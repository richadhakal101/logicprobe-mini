==> flow/design.v <==
module uart_tx #(parameter CLK_HZ=12_000_000, BAUD=115200)(
  input  wire clk, input wire rst,
  input  wire tx_start, input wire [7:0] tx_data,
  output reg  tx, output reg busy
);
  localparam DIV = CLK_HZ/BAUD;
  reg [15:0] cnt=0; reg [3:0] biti=0; reg [9:0] sh=10'h3FF;
  always @(posedge clk) begin
    if (rst) begin tx<=1; busy<=0; cnt<=0; biti<=0; sh<=10'h3FF; end
    else if (!busy && tx_start) begin sh<={1'b1,tx_data,1'b0}; busy<=1; cnt<=0; biti<=0; tx<=0;
    end else if (busy) begin
      if (cnt==DIV-1) begin cnt<=0; tx<=sh[biti]; biti<=biti+1; if (biti==9) busy<=0; end
      else cnt<=cnt+1;
    end
  end
endmodule
==> Reports on uart_tx <==
What the tools print for uart_tx, step after step.
Lines are those of the file above, counted from 1.
Operators carry their Yosys type and port widths (W data, S select, Z words).
Cell names lack the library's common part.
{ "design": {"top_module": "uart_tx", "clk_port": "clk", "lib": "sky130hd", "pvt_corner": "tt_025C_1v80"} }

==> Word-level counts <==
Counts by Yosys on the flattened word-level netlist (proc, flatten, opt, wreduce; memories kept). Register bits leave out memories and registers merged into their read ports (data or address). Print and check cells are left out. Cells with the same type and inputs are merged into one.
{ "bits": {"regBits": 31, "inputBits": 11, "out_inout_bits": 2, "elab_cells": 25} }
{ "op_classes": {"addsub": 2, "equal": 2, "n_shift": 1, "n_mux": 8, "reduce_and_logical": 7} }
{ "op_table": {"columns": ["op", "count"], "rows": [
  ["$add A16 B1 Y16 const B", 1],
  ["$eq A16 B7 Y1 const B", 1],
  ["$mux W16", 1],
  ["$shiftx A10 B4 Y1", 1],
  ["$mux W1", 7],
  ["$reduce_and A2 Y1", 2],
  ["$reduce_bool A2 Y1", 2],
  ["$add A4 B1 Y4 const B", 1],
  ["$eq A4 B4 Y1 const B", 1],
  ["$reduce_or A2 Y1", 1],
  ["$logic_and A1 B1 Y1", 1],
  ["$logic_not A1 Y1", 1]
]} }

==> Depth <==
Depth = most cells in a row (Yosys ltp): at word level without a register or memory, in the mapped netlist without a sequential cell, where the memories' decode and read muxes count.
{ "depth": {"depth_word": 5, "ABC_AREA": 0, "depth_mapped": 9, "ltp_nobuf": 6} }

==> Mapped cells and area <==
The flow's flattened synthesis, as Yosys stat reports it; memories are mapped. The netlist is that of the ABC_AREA named above (0 if unset); the other value can give another one.
{ "synth_totals": {"mapped_cells": 156, "yosys_area_um2": 1430.1, "sequential_area_um2": 620.6, "flip_flops": 31, "buffers": 10} }
{ "types": {"columns": ["type", "count", "type_area_um2"], "rows": [
  ["dfxtp_1", 31, 620.595],
  ["xor2_1", 11, 96.342],
  ["nor2_1", 24, 90.086],
  ["a211o_1", 8, 70.067],
  ["xnor2_1", 7, 61.309],
  ["buf_6", 4, 45.043],
  ["and2b_1", 5, 37.536],
  ["ha_1", 3, 37.536],
  ["nand3_1", 7, 35.034],
  ["nand4_1", 5, 31.28],
  ["mux2i_1", 3, 30.029],
  ["nand2_1", 8, 30.029],
  ["nor3_1", 6, 30.029],
  ["nor2b_1", 4, 25.024],
  ["a211oi_1", 3, 22.522],
  ["nor3b_1", 3, 22.522],
  ["clkbuf_1", 5, 18.768],
  ["inv_1", 4, 15.014]
]} }
Other cell types: 13; their cells: 15.

==> Path before layout <==
Source: OpenSTA report_checks on the synthesized netlist (no wires, ideal clock, input and output delay 20% of the period each), path of least setup slack; recovery checks are left aside. Register names are those of the netlist, which keeps one name where synthesis merged equal registers.
{ "synth_timing": {"path_type": "register to register", "startpoint": "register biti[0]", "endpoint": "register tx", "period_ns": 2.11, "setup_ns": 0.127, "launch_ns": 0.000, "arrival_ns": 1.501, "t_required_ns": 1.983, "path_slack_ns": 0.482, "path_delay_ns": 1.628, "driving_pins": 7, "n_path_buf": 1, "synth_period_reached_ns": 1.628} }
"path_delay_ns" = arrival - input delay + setup time.
"driving_pins" counts driving pins, that of a launching flip-flop among them; a cell with two outputs on the path counts twice.
"synth_period_reached_ns" is the clock period less the worst setup slack; recovery checks do not enter. This is arithmetic on one report: input and output delays are still those of the set period (20% each).
The rows between start and end are the longest chain of elaborated cells between them; the timing report does not say that the signal goes this way. Where chains are equally long, one stands for them.
Each line given opens the expression or statement behind the cell; cells for indexed reads and writes are added by Yosys, which also makes memories of some case tables.
A register here has more assigning lines than the two given.
{ "synth_between": {"cell_sequence": "dfxtp_1 clkbuf_1 mux2_2 a21oi_1 o32ai_1 o311a_1 or3_1", "elab_chain_cells": 4, "cells_between": 4, "lines_between": 3, "classes_between": "1 x shift; 3 x mux"} }
{ "synth_lines": {"columns": ["element", "line_no", "text"], "rows": [
  ["start, declared", 7, "reg [15:0] cnt=0; reg [3:0] biti=0; reg [9:0] sh=10'h3FF;"],
  ["start, assigned", 9, "if (rst) begin tx<=1; busy<=0; cnt<=0; biti<=0; sh<=10'h3FF; end"],
  ["start, assigned", 10, "else if (!busy && tx_start) begin sh<={1'b1,tx_data,1'b0}; busy<=1; cnt<=0; biti<=0; tx<=0;"],
  ["$shiftx A10 B4 Y1", 12, "if (cnt==DIV-1) begin cnt<=0; tx<=sh[biti]; biti<=biti+1; if (biti==9) busy<=0; end"],
  ["$mux W1", 12, null],
  ["$mux W1", 11, "end else if (busy) begin"],
  ["$mux W1", 10, null],
  ["end, assigned", 9, null],
  ["end, assigned", 10, null],
  ["end, declared", 4, "output reg  tx, output reg busy"]
]} }

==> Timing after layout <==
Path of least setup slack in the final report of job 1 (OpenROAD, finished layout, wires in). Where an end is a register, its clock arrival counts in the times.
{ "layout_timing": {"path_type": "input to register", "startpoint": "input tx_start", "endpoint": "register tx", "period_ns": 2.83, "in_delay_ns": 0.57, "setup_ns": 0.12, "launch_ns": 0.57, "arrival_ns": 2.14, "t_required_ns": 2.99, "path_slack_ns": 0.84, "driving_pins": 6, "n_path_buf": 3} }
The rows between start and end are the longest chain of elaborated cells between them; the timing report does not say that the signal goes this way. Where chains are equally long, one stands for them.
A register here has more assigning lines than the two given.
{ "layout_between": {"cell_sequence": "clkdlybuf4s50_1 nor2b_4 buf_6 clkbuf_1 nor3b_1 or3_1", "elab_chain_cells": 3, "cells_between": 5, "lines_between": 1, "classes_between": "1 x mux; 4 x reduce/logical"} }
{ "layout_lines": {"columns": ["element", "line_no", "text"], "rows": [
  ["start, declared", 3, "input  wire tx_start, input wire [7:0] tx_data,"],
  ["$logic_and A1 B1 Y1", 10, "else if (!busy && tx_start) begin sh<={1'b1,tx_data,1'b0}; busy<=1; cnt<=0; biti<=0; tx<=0;"],
  ["$reduce_bool A2 Y1", null, null],
  ["$reduce_and A2 Y1", null, null],
  ["end, assigned", 9, "if (rst) begin tx<=1; busy<=0; cnt<=0; biti<=0; sh<=10'h3FF; end"],
  ["end, assigned", 10, null],
  ["end, declared", 4, "output reg  tx, output reg busy"]
]} }

Add stored flow runs of uart_tx

Design uart_tx on sky130hd. What follows are 2 stored runs of the flow, each under its own settings; their order means nothing. The constraints put input and output delay at 20% of the set period each and load the outputs with 0.01 pF.
"period_reached_ns" is the run's clock period less its worst setup slack. It is reckoned from that one timing run; input and output delays stay at 20% of the period that was set.
"critical_path_time_ns": the worst setup path's part of the clock period (all of it between registers, 20% less for each end at a port) less its slack. A launch clock that arrives late makes it longer, a capture clock that arrives late makes it shorter.
By "totalPower_w" is meant OpenSTA's value without simulated activity: inputs other than the clock are taken to toggle once in ten clock periods, and the tool carries that through the logic.
[
  {
    "run": "job 1",
    "settings": { "period_ns": 2.83, "CORE_UTILIZATION": 46, "PLACE_DENSITY": 0.57, "HOLD_SLACK_MARGIN": 0.18, "CORE_ASPECT_RATIO": 0.63, "GPL_TIMING_DRIVEN": 0, "GPL_ROUTABILITY_DRIVEN": 1, "CTS_CLUSTER_SIZE": 56, "CAP_MARGIN": 15, "SLEW_MARGIN": 15, "CORE_MARGIN": 2 },
    "results": { "critical_path_time_ns": 1.42, "worstPathKind": "input to register", "layout_utilization_pct": 55.5, "setup_worst_slack_ns": 0.845, "period_reached_ns": 1.985, "stdcell_area_um2": 1687.9, "totalPower_w": 0.0008587, "final_hold_ws_ns": 0.464, "final_die_area_um2": 3582.9, "synthesis_area_um2": 1430.1, "tns_ns": 0.000 }
  },
  {
    "run": "job 2",
    "settings": { "period_ns": 1.7, "SETUP_SLACK_MARGIN": 0.19, "CAP_MARGIN": 20, "CORE_MARGIN": 2, "CORE_UTILIZATION": 40, "SLEW_MARGIN": 20 },
    "results": { "critical_path_time_ns": 1.51, "worstPathKind": "register to register", "layout_utilization_pct": 56.3, "setup_worst_slack_ns": 0.191, "period_reached_ns": 1.509, "stdcell_area_um2": 1908.1, "totalPower_w": 0.001292, "final_hold_ws_ns": 0.469, "final_die_area_um2": 4069.8, "synthesis_area_um2": 1430.1, "tns_ns": 0.000 }
  }
]
